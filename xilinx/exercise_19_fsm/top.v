==> flow/design.v <==
module top_1
(
    input         CLK,   
    input  [ 1:0] BTN,   
    inout  [48:1] pio    
);
    wire clock   =   CLK;
    wire reset_n = ! BTN [0];
    wire button  =   pio [9];
    reg [21:0] counter;
    always @(posedge clock or negedge reset_n)
    begin
        if (! reset_n)
            counter <= 22'b0;
        else
            counter <= counter + 22'b1;
    end
    wire shift_enable = (counter [21:0] == 22'b0); 
    reg [7:0] shift_reg;
    always @(posedge clock or negedge reset_n)
    begin
        if (! reset_n)
            shift_reg <= 8'b0;
        else if (shift_enable)
            shift_reg <= { button, shift_reg [7:1] };
    end
    assign pio [8:1] = shift_reg;
endmodule
module timer
(
    input  clock_12_mhz,
    input  reset_n,
    output strobe_with_period_0_35_second
);
    reg [21:0] counter;
    always @(posedge clock_12_mhz or negedge reset_n)
    begin
        if (! reset_n)
            counter <= 22'b0;
        else
            counter <= counter + 22'b1;
    end
    assign strobe_with_period_0_35_second = (counter [21:0] == 22'b0); 
endmodule
module top_2
(
    input         CLK,   
    input  [ 1:0] BTN,   
    inout  [48:1] pio    
);
    wire clock   = CLK;
    wire reset_n = ! BTN [0];
    wire button  = pio [9];
    wire shift_enable;
    timer timer_i
    (
        .clock_12_mhz                   ( clock            ),
        .reset_n                        ( reset_n          ),
        .strobe_with_period_0_35_second ( shift_enable     )
    );
    reg [7:0] shift_reg;
    always @(posedge clock or negedge reset_n)
    begin
        if (! reset_n)
            shift_reg <= 8'b0;
        else if (shift_enable)
            shift_reg <= { button, shift_reg [7:1] };
    end
    assign pio [8:1] = shift_reg;
endmodule
Tool chain data of top_2:

What the tools print for top_2, step after step.
Line numbers count from 1 in the design file above.
Operators carry their Yosys type and port widths (W data, S select, Z words).
Not given: n/a

* top module: top_2
* clock port: CLK
* cell library: sky130hd
* corner: tt_025C_1v80

Elaborated design:

Counts by Yosys on the flattened word-level netlist (proc, flatten, opt, wreduce; memories kept). Register bits leave out memories and registers merged into their read ports (data or address); mux counts leave out enables and synchronous resets folded into registers. Print and check cells are left out. Cells with the same type and inputs are merged into one.

* elaborated cells: 4
* output and inout bits: 48
* bits of input ports: 3
* register bits after elaboration: 30

* reductions and logical operators: 1
* $add $sub $neg: 1

Operators by type and width (number)
* $add A22 B1 Y22 const B: 1
* $logic_not A22 Y1: 1

Depth:

Yosys ltp: most cells in a row. Word level: on the elaborated netlist, between registers, memories and ports. Mapped: between sequential cells and ports; inverters and the memories' decode and read muxes count.

* word-level depth: 1
* ABC_AREA: 0
* mapped depth: 6
* gate-level depth less buffers: 6

After synthesis:

Source: synth_stat.txt of the flow (Yosys; design flattened, memories mapped). It holds for the ABC_AREA given above (unset counts as 0); a run with the other value may have another netlist.
Totals and module areas in this step are rounded.

* mapped area: 1289 um2
* flip-flop cells: 30
* buffers: 0
* sequential part of the area: 750.7 um2
* mapped cells: 105

Cells by type
* sky130_fd_sc_hd__dfrtp_1: number 30, total area 750.72 um2
* sky130_fd_sc_hd__xnor2_1: number 15, total area 131.376 um2
* sky130_fd_sc_hd__mux2_2: number 8, total area 90.086 um2
* sky130_fd_sc_hd__xor2_1: number 5, total area 43.792 um2
* sky130_fd_sc_hd__nand3_1: number 8, total area 40.038 um2
* sky130_fd_sc_hd__nand4_1: number 6, total area 37.536 um2
* sky130_fd_sc_hd__ha_1: number 2, total area 25.024 um2
* sky130_fd_sc_hd__nor4_1: number 4, total area 25.024 um2
* sky130_fd_sc_hd__inv_1: number 6, total area 22.522 um2
* sky130_fd_sc_hd__nand2_1: number 6, total area 22.522 um2
* sky130_fd_sc_hd__nor4_4: number 1, total area 21.27 um2
* sky130_fd_sc_hd__nor2_1: number 5, total area 18.768 um2
* sky130_fd_sc_hd__nor3_1: number 3, total area 15.014 um2
* sky130_fd_sc_hd__or3_1: number 2, total area 12.512 um2
* sky130_fd_sc_hd__or4_4: number 1, total area 11.261 um2
* sky130_fd_sc_hd__and3_2: number 1, total area 7.507 um2
* sky130_fd_sc_hd__nor3b_1: number 1, total area 7.507 um2
* sky130_fd_sc_hd__and2_1: number 1, total area 6.256 um2

The figures by module come from a second, unflattened synthesis with its own total; it is not the netlist above.

* cells (unflattened synthesis): 109
* area (unflattened synthesis): 1393 um2

Rows give one instance, submodules left out.

By module
* timer: instances 1, area 1057 um2, cells 91, seq. area 550.5 um2
* top_2: instances 1, area 335.3 um2, cells 18, seq. area 200.2 um2

Timing after synthesis:

Source: OpenSTA report_checks on the synthesized netlist (no wires, ideal clock, input and output delay 20% of the period each), path of least setup slack; recovery checks are left aside. Register names are those of the netlist, which keeps one name where synthesis merged equal registers.

* path kind: register to register
* start point: reg timer_i.counter[18]
* end point: reg (no name shown)
* setup time: 0.125 ns
* stages: 4
* delay of the path: 1.835 ns
* path slack: 0.086 ns
* launch time at the first pin: 0.000 ns
* clock period: 1.92 ns
* data required time: 1.795 ns
* path buffers: 0
* arrival time: 1.710 ns
* synthesis period reached: 1.834 ns

"delay of the path" is the arrival time less input delay plus setup time.
"stages": output pins that drive a net of the path, with the launching flip-flop's if there is one; two outputs of one cell count as two.
"synthesis period reached" is the clock period less the worst setup slack; recovery checks do not enter. This is arithmetic on one report: input and output delays are still those of the set period (20% each).
Between the ends stands the longest chain of elaborated cells between them, by number of cells; it is not shown to be the way that was timed. Of several equally long chains one is given.
A line is the first line of the expression or statement that the cell stems from. Yosys adds cells for indexed reads and writes and turns some case tables into memories.

* cell sequence: sky130_fd_sc_hd__dfrtp_1 > sky130_fd_sc_hd__or4_4 > sky130_fd_sc_hd__nor4_4 > sky130_fd_sc_hd__mux2_2
* cells in the longest elaborated chain: 1
* elaborated cells on any way between the ends: 1
* source lines of those cells: 1
* those cells by class: 1 x reduce/logical

Ends and longest elaborated chain, after synthesis
* from (decl): line 35 `reg [21:0] counter;`
* from (assign): line 39 `counter <= 22'b0;`
* from (assign): line 41 `counter <= counter + 22'b1;`
* $logic_not A22 Y1: line 43 `assign strobe_with_period_0_35_second = (counter [21:0] == 22'b0);`

## Implementation results

top_2: 2 stored runs of the Yosys and OpenROAD flow on sky130hd. The settings differ; the order carries no meaning. The constraints put input and output delay at 20% of the set period each and load the outputs with 0.01 pF.

### Stored run 1

Settings: `period_ns=1.49`, `CORE_UTILIZATION=42`, `SETUP_SLACK_MARGIN=-0.02`, `PLACE_DENSITY_LB_ADDON=0.19`, `CELL_PAD_IN_SITES_GLOBAL_PLACEMENT=1`, `CELL_PAD_IN_SITES_DETAIL_PLACEMENT=0`, `TNS_END_PERCENT=20`, `CTS_CLUSTER_SIZE=56`, `SLEW_MARGIN=40`, `MAX_ROUTING_LAYER=met5`, `CAP_MARGIN=20`, `CORE_MARGIN=2`

Incomplete, routing halted on RSZ-0074.

### Stored run 2

Settings: `period_ns=2.43`, `CAP_MARGIN=20`, `CORE_MARGIN=2`, `CORE_UTILIZATION=40`, `SLEW_MARGIN=20`

Incomplete, routing halted on RSZ-0074.
