==> flow/design.v <==
module pmod_als_spi_receiver
(
    input             clock,
    input             reset_n,
    output            cs,
    output            sck,
    input             sdo,
    output reg [15:0] value
);
    reg [19:0] counter;
    reg [15:0] shift;
    always @ (posedge clock or negedge reset_n)
    begin       
        if (! reset_n)
            counter <= 20'b100;
        else
            counter <= counter + 20'b1;
    end
    assign sck = ~ counter [1];
    assign cs  =   counter [6];
    assign sample_bit = ( cs == 1'b0 && counter [1:0] == 2'b11 );
    assign value_done = ( counter [19:0] == 20'b0 );
    always @ (posedge clock or negedge reset_n)
    begin       
        if (! reset_n)
        begin       
            shift <= 16'h0000;
            value <= 16'h0000;
        end
        else if (sample_bit)
        begin       
            shift <= (shift << 1) | sdo;
        end
        else if (value_done)
        begin       
            value <= shift;
        end
    end
endmodule
module cmod_a7_35t
(
    input         CLK,   
    input  [ 1:0] BTN,   
    inout  [ 7:0] ja,    
    inout  [48:1] pio    
);
    wire clock   =   CLK;
    wire reset_n = ! BTN [0];
    wire [15:0] value;
    pmod_als_spi_receiver pmod_als_spi_receiver_i
    (
        .clock    ( clock   ),
        .reset_n  ( reset_n ),
        .cs       ( ja [0]  ),
        .sck      ( ja [3]  ),
        .sdo      ( ja [2]  ),
        .value    ( value   )
    );
    wire [7:0] level = ~ (~ 8'b0 >> value [12:9]);
    assign pio [8:1] = level;
endmodule
==> From RTL to reports: cmod_a7_35t <==
Tool output for the design above, in the order of the flow.
Lines are those of the file above, counted from 1.
Operators: Yosys type, input widths -> output width; for muxes data width and select width s.
Library cell names are shortened.
{ "setup": {"design": "cmod_a7_35t", "clock_port": "CLK", "library": "sky130hd", "pvt_corner": "tt_025C_1v80"} }

==> Word-level counts <==
Yosys after proc, flatten, opt, wreduce and memory -nomap, before mapping. Enables and synchronous resets that opt folds into registers are not counted as muxes. Memory bits, and registers merged into a memory's read port (data or address), are not among the register bits. Print and check cells are not counted. Equal cells are merged and count once.
{ "classes": {"add_sub_neg": 1, "n_mul": 0, "n_div": 0, "n_cmp": 0, "n_eq": 1, "n_shift": 1, "mux": 0, "logic": 5, "reduce_and_logical": 3} }
{ "ops": {"columns": ["operator", "n"], "rows": [
  ["$add 20x1->20 const B", 1],
  ["$logic_not 20->1", 1],
  ["$or 13x1->13", 1],
  ["$shr 8x4->8 const A", 1],
  ["$not 8->8", 1],
  ["$not 1->1", 3],
  ["$eq 2x2->1 const B", 1],
  ["$reduce_and 2->1", 1],
  ["$logic_and 1x1->1", 1]
]} }
{ "word_totals": {"register_bits": 46, "latch_bits": 0, "ramBits": 0, "mem_bits_ro": 0, "clocked_rd_ports_x_width": 0, "memories": 0, "output_inout_bits": 56} }

==> Logic depth <==
Depth = most cells in a row (Yosys ltp): at word level without a register or memory, in the mapped netlist without a sequential cell, where the memories' decode and read muxes count.
{ "logic_depth": {"ltp_word": 4, "abc_area": 0, "depth_mapped": 6} }

==> Mapped cells and area <==
The flow's flattened synthesis, as Yosys stat reports it; memories are mapped. The netlist is that of the ABC_AREA named above (0 if unset); the other value can give another one.
{ "synth_totals": {"mapped_cells": 122, "mapped_area_um2": 1597.8, "sequential_area_um2": 927.1, "ff_cells": 37, "n_buf": 1} }
{ "types": {"columns": ["cell", "n", "area_total_um2"], "rows": [
  ["dfrtp_1", 36, 900.864],
  ["mux2_2", 13, 146.39],
  ["xnor2_1", 12, 105.101],
  ["xor2_1", 6, 52.55],
  ["mux2_1", 4, 45.043],
  ["nand4_1", 5, 31.28],
  ["dfstp_2", 1, 26.275],
  ["nand2_1", 7, 26.275],
  ["ha_1", 2, 25.024],
  ["nand3_1", 5, 25.024],
  ["nor4_1", 4, 25.024],
  ["nand4_4", 1, 21.27],
  ["and3_1", 3, 18.768],
  ["nor3_4", 1, 16.266],
  ["a21o_1", 2, 15.014],
  ["inv_1", 4, 15.014],
  ["nor2_1", 4, 15.014],
  ["nand2b_1", 2, 12.512]
]} }
Other cell types: 9; their cells: 10.
By module: a second synthesis without flattening, with its own total; a netlist apart from the flattened one above.
{ "hier_totals": {"hier_cells": 154, "area_unflattened_um2": 2204.6} }
Each row is one instance without its submodules.
{ "by_module": {"columns": ["module", "instances", "n_cells", "area_um2", "mod_seq_area_um2"], "rows": [
  ["pmod_als_spi_receiver", 1, 145, 2140.8, 1302.5],
  ["cmod_a7_35t", 1, 9, 63.8, 0.0]
]} }

==> Path before layout <==
Source: OpenSTA report_checks on the synthesized netlist (no wires, ideal clock, input and output delay 20% of the period each), path of least setup slack; recovery checks are left aside. Register names are those of the netlist, which keeps one name where synthesis merged equal registers.
{ "synth_path": {"path_type": "register to register", "startpoint": "register pmod_als_spi_receiver_i.counter[0]", "endpoint": "register (name not given)", "period_ns": 1.57, "setup_ns": 0.128, "launch_ns": 0.000, "arrival_ns": 1.505, "required_time_ns": 1.442, "slack_ns": -0.062, "delay_ns": 1.633, "stages": 6, "synth_period_reached_ns": 1.632} }
"delay_ns" is the arrival time less input delay plus setup time.
"stages": output pins that drive a net of the path, with the launching flip-flop's if there is one; two outputs of one cell count as two.
"synth_period_reached_ns" is the clock period less the worst setup slack; recovery checks do not enter. This is arithmetic on one report: input and output delays are still those of the set period (20% each).
{ "synth_via": {"cell_sequence": "dfrtp_1 -> ha_1 -> nor4_1 -> nand3_1 -> nor2_4 -> mux2_1"} }
{ "synth_lines": {"columns": ["element", "line_no", "source"], "rows": [
  ["start, declared", 10, "reg [19:0] counter;"],
  ["start, assigned", 15, "counter <= 20'b100;"],
  ["start, assigned", 17, "counter <= counter + 20'b1;"]
]} }
No chain of elaborated cells between the ends is given.

Hand-over note for cmod_a7_35t

2 stored runs of cmod_a7_35t in the flow (synthesis by Yosys, layout by OpenROAD, sky130hd cells), in arbitrary order. Constraints: input delay and output delay 20% of the set period each, output load 0.01 pF.

settings of flow run 1
{
  "period_ns": 1.61,
  "CORE_UTILIZATION": 60,
  "SETUP_SLACK_MARGIN": 0.01,
  "PLACE_DENSITY_LB_ADDON": 0.11,
  "HOLD_SLACK_MARGIN": 0.02,
  "CORE_MARGIN": 3,
  "CELL_PAD_IN_SITES_GLOBAL_PLACEMENT": 3,
  "CTS_CLUSTER_DIAMETER": 49,
  "CAP_MARGIN": 0,
  "SLEW_MARGIN": 25,
  "MIN_ROUTING_LAYER": "met1",
  "MAX_ROUTING_LAYER": "met4"
}
report of flow run 1: did not finish, place, FLW-0024

settings of flow run 2
{
  "period_ns": 2.7,
  "CORE_UTILIZATION": 49,
  "PLACE_DENSITY": 0.39,
  "CORE_MARGIN": 5,
  "CELL_PAD_IN_SITES_DETAIL_PLACEMENT": 0,
  "ABC_AREA": 1,
  "CTS_CLUSTER_DIAMETER": 216,
  "CAP_MARGIN": 20,
  "SLEW_MARGIN": 20
}
report of flow run 2: did not finish, route, RSZ-0074

End of note.
