==> flow/design.v <==
module pulse_generator
(
    input         clock,
    input         reset_n,
    input  [19:0] last_cycle,
    output        strobe
);
    reg [19:0] counter;
    always @(posedge clock or negedge reset_n)
    begin
        if (! reset_n)
            counter <= 0;
        else if (counter == last_cycle)
            counter <= 0;
        else
            counter <= counter + 1;
    end
    assign strobe = (counter == 0);
endmodule
module top
(
    input         CLK,          
    output        RGB0_Red,     
    output        RGB0_Green,   
    output        RGB0_Blue,    
    input  [ 1:0] BTN           
);
    wire clock   = CLK;
    wire reset_n = ! BTN [0];
    wire button  = BTN [1];
    wire red_strobe;
    wire green_strobe;
    wire blue_strobe;
    reg [19:0] last_cycle_red;
    reg [19:0] last_cycle_green;
    reg [19:0] last_cycle_blue;
    wire check_button;
    pulse_generator pulse_generator_red_strobe
    (
        .clock      ( clock            ),
        .reset_n    ( reset_n          ),
        .last_cycle ( last_cycle_red   ),
        .strobe     ( red_strobe       )
    );
    pulse_generator pulse_generator_green_strobe
    (
        .clock      ( clock            ),
        .reset_n    ( reset_n          ),
        .last_cycle ( last_cycle_green ),
        .strobe     ( green_strobe     )
    );
    pulse_generator pulse_generator_blue_strobe
    (
        .clock      ( clock            ),
        .reset_n    ( reset_n          ),
        .last_cycle ( last_cycle_blue  ),
        .strobe     ( blue_strobe      )
    );
    pulse_generator pulse_generator_check_button
    (
        .clock      ( clock         ),
        .reset_n    ( reset_n       ),
        .last_cycle ( 2000000       ),
        .strobe     ( check_button  )
    );
    always @(posedge clock or negedge reset_n)
    begin
        if (! reset_n)
        begin
            last_cycle_red   <= 20;
            last_cycle_green <= 20;
            last_cycle_blue  <= 20;
        end
        else if (button & check_button)
        begin
            last_cycle_red   <= last_cycle_red   + 1;
            last_cycle_green <= last_cycle_green - 1;
            last_cycle_blue  <= last_cycle_blue  - 1;
        end
    end
    assign RGB0_Red   = ~ red_strobe;
    assign RGB0_Green = ~ green_strobe;
    assign RGB0_Blue  = ~ blue_strobe;
endmodule
Tool chain data of top
What the tools print for top, step after step.
Line numbers count from 1 in the design file above.
Cell names lack the library's common part.
Not given: -

inputs
  design top = top
  clock port = CLK
  library = sky130hd
  library corner = tt_025C_1v80

Word-level counts
Counts by Yosys on the flattened word-level netlist (proc, flatten, opt, wreduce; memories kept). Register bits leave out memories and registers merged into their read ports (data or address); mux counts leave out enables and synchronous resets folded into registers. Print and check cells are left out. Cells with the same type and inputs are merged into one.

word-level totals
  register bits = 140
  word-level cells = 30
  output and inout port bits = 3

operators by class
  reductions and logical operators = 4
  add/sub/neg operators = 7
  bitwise logic cells = 4
  muxes and demuxes = 4
  eq/ne operators = 4

operators by type and width
  operator                                                       number
  20-bit by 1-bit adder with 20-bit output with constant B       5
  20-bit logical NOT                                             4
  20-bit 2-to-1 mux                                              4
  20-bit == test                                                 3
  20-bit by 1-bit subtractor with 20-bit output with constant B  2
  20-bit == test with constant B                                 1
  1-bit inverter                                                 3
  1-bit AND                                                      1

Depth
Depth = most cells in a row (Yosys ltp): at word level without a register or memory, in the mapped netlist without a sequential cell, where the memories' decode and read muxes count.

logic depth
  word-level depth = 2
  ABC_AREA = 0
  mapped depth = 8

Netlist
The flow's flattened synthesis, as Yosys stat reports it; memories are mapped. The netlist is that of the ABC_AREA named above (0 if unset); the other value can give another one.
Totals and module areas in this step are rounded.

cell types
  type      number  total area (um^2)
  dfrtp_1   134     3.35E+03
  xor2_1    105     919.632
  xnor2_1   81      709.43
  nor2_1    107     401.635
  nand3_1   55      275.264
  nand4_1   29      181.424
  nor4_1    28      175.168
  dfstp_2   6       157.651
  nand2_1   42      157.651
  ha_1      11      137.632
  nor3_1    21      105.101
  and3_1    16      100.096
  clkbuf_1  24      90.086
  inv_1     20      75.072
  and4_1    8       70.067
  nor4_2    3       37.536
  or4_1     5       37.536
  nor4b_1   4       35.034

Not listed: further types 20, cells in them 34.

synthesis totals
  mapped cells = 733
  mapped area = 7300 um^2
  area of sequential cells = 3500 um^2
  buffer cells = 25
  flip-flop cells = 140

By module: a second synthesis without flattening, with its own total; a netlist apart from the flattened one above.

unflattened totals
  cell total of the unflattened synthesis = 812
  area total of the unflattened synthesis = 8200 um^2

Rows give one instance, submodules left out.

modules
  module           area (um^2)  times used  cells
  pulse_generator  1400         4           145
  top              2700         1           232

Path before layout
Path of least setup slack by OpenSTA after synthesis, without wires, with an ideal clock, recovery checks aside; 20% of the period is set as input and as output delay. Where synthesis merged equal registers, the netlist keeps one of their names.

path post-synthesis
  path type = input -> register
  start = in BTN[1]
  end = reg last_cycle_green[12]
  input delay = 0.798 ns
  clock period = 3.99 ns
  library setup time = 0.123 ns
  path delay = 1.370 ns
  stages on the path = 5
  arrival = 2.045 ns
  buffers on the path = 0
  path slack = 1.822 ns
  time at the first pin = 0.798 ns
  synthesis period reached = 2.168 ns

"path delay" is the arrival time less input delay plus setup time.
"stages on the path" counts driving pins, that of a launching flip-flop among them; a cell with two outputs on the path counts twice.
"synthesis period reached" is the clock period less the worst setup slack; recovery checks do not enter. This is arithmetic on one report: input and output delays are still those of the set period (20% each).
The rows between start and end are the longest chain of elaborated cells between them; the timing report does not say that the signal goes this way. Where chains are equally long, one stands for them.
A line is the first line of the expression or statement that the cell stems from. Yosys adds cells for indexed reads and writes and turns some case tables into memories.

between the ends, post-synthesis
  path through = nor4b_1 nand4_1 nor4_2 nand3b_1 xnor2_1
  cells in the longest elaborated chain = 1
  elaborated cells on any way between the ends = 1
  RTL lines with such cells = 1

ends and longest elaborated chain, post-synthesis
  what         line  source
  from (decl)  26    input  [ 1:0] BTN
  1-bit AND    74    else if (button & check_button)
  to (assign)  71    last_cycle_green <= 20;
  to (assign)  77    last_cycle_green <= last_cycle_green - 1;
  to (decl)    35    reg [19:0] last_cycle_green;

Path in the finished layout
From the final timing report of run A: the path of least setup slack in the routed layout; clock arrival at registers is part of the times.

path post-layout
  path type = register -> output
  start = reg pulse_generator_blue_strobe.counter[0]
  end = out RGB0_Blue
  time at the first pin = 0.43 ns
  arrival = 2.20 ns
  path slack = 0.09 ns
  stages on the path = 7
  buffers on the path = 1
  clock period = 2.86 ns

The rows between start and end are the longest chain of elaborated cells between them; the timing report does not say that the signal goes this way. Where chains are equally long, one stands for them.
At most two assigning lines are given for a register; there are more.

between the ends, post-layout
  path through = dfrtp_1 inv_1 ha_1 nor4b_2 nand4_1 or4_1 dlygate4sd2_1
  cells in the longest elaborated chain = 2
  elaborated cells on any way between the ends = 2
  RTL lines with such cells = 2

ends and longest elaborated chain, post-layout
  what                line  source
  from (decl)         8     reg [19:0] counter;
  from (assign)       12    counter <= 0;
  from (assign)       16    counter <= counter + 1;
  20-bit logical NOT  18    assign strobe = (counter == 0);
  1-bit inverter      83    assign RGB0_Blue  = ~ blue_strobe;
  to (decl)           25    output        RGB0_Blue,

Measured results for top: 2 stored runs of the Yosys and OpenROAD flow on sky130hd. The settings differ; the order carries no meaning. The constraints put input and output delay at 20% of the set period each and load the outputs with 0.01 pF.
By "achieved period" is meant the clock period of the run minus its worst setup slack. This is arithmetic on one report: input and output delays are still those of the set period (20% each).
"worst path time" is the time allowed to the run's worst setup path (the clock period less input and output delay, where it has them) less its slack. Clock arrival times count: a late capture clock shortens it, a late launch clock lengthens it.
By "total design power" is meant OpenSTA's value without simulated activity: inputs other than the clock are taken to toggle once in ten clock periods, and the tool carries that through the logic.
The results are shown rounded.
Among the settings, - means not set for that run.

name                                    run A               run B
period_ns                               2.86                2.47
CORE_UTILIZATION                        48                  28
PLACE_DENSITY_LB_ADDON                  0.28                -
CORE_ASPECT_RATIO                       0.9                 -
ABC_AREA                                0                   -
CTS_CLUSTER_SIZE                        30                  -
CTS_CLUSTER_DIAMETER                    26                  -
MIN_ROUTING_LAYER                       met1                -
CAP_MARGIN                              20                  20
CORE_MARGIN                             2                   2
SLEW_MARGIN                             20                  20
worst-case hold slack (ns)              0.50                0.49
total design power (mW)                 4.5                 5.2
full die area (um^2)                    16000               27000
area of the synthesized netlist (um^2)  7300                7300
achieved period (ns)                    2.772               2.393
summed negative setup slack (ns)        0.000               0.000
post-layout utilization                 0.56                0.34
worst setup slack after layout (ns)     0.088               0.077
worst path time (ns)                    2.20                1.90
critical path type                      register -> output  register -> output
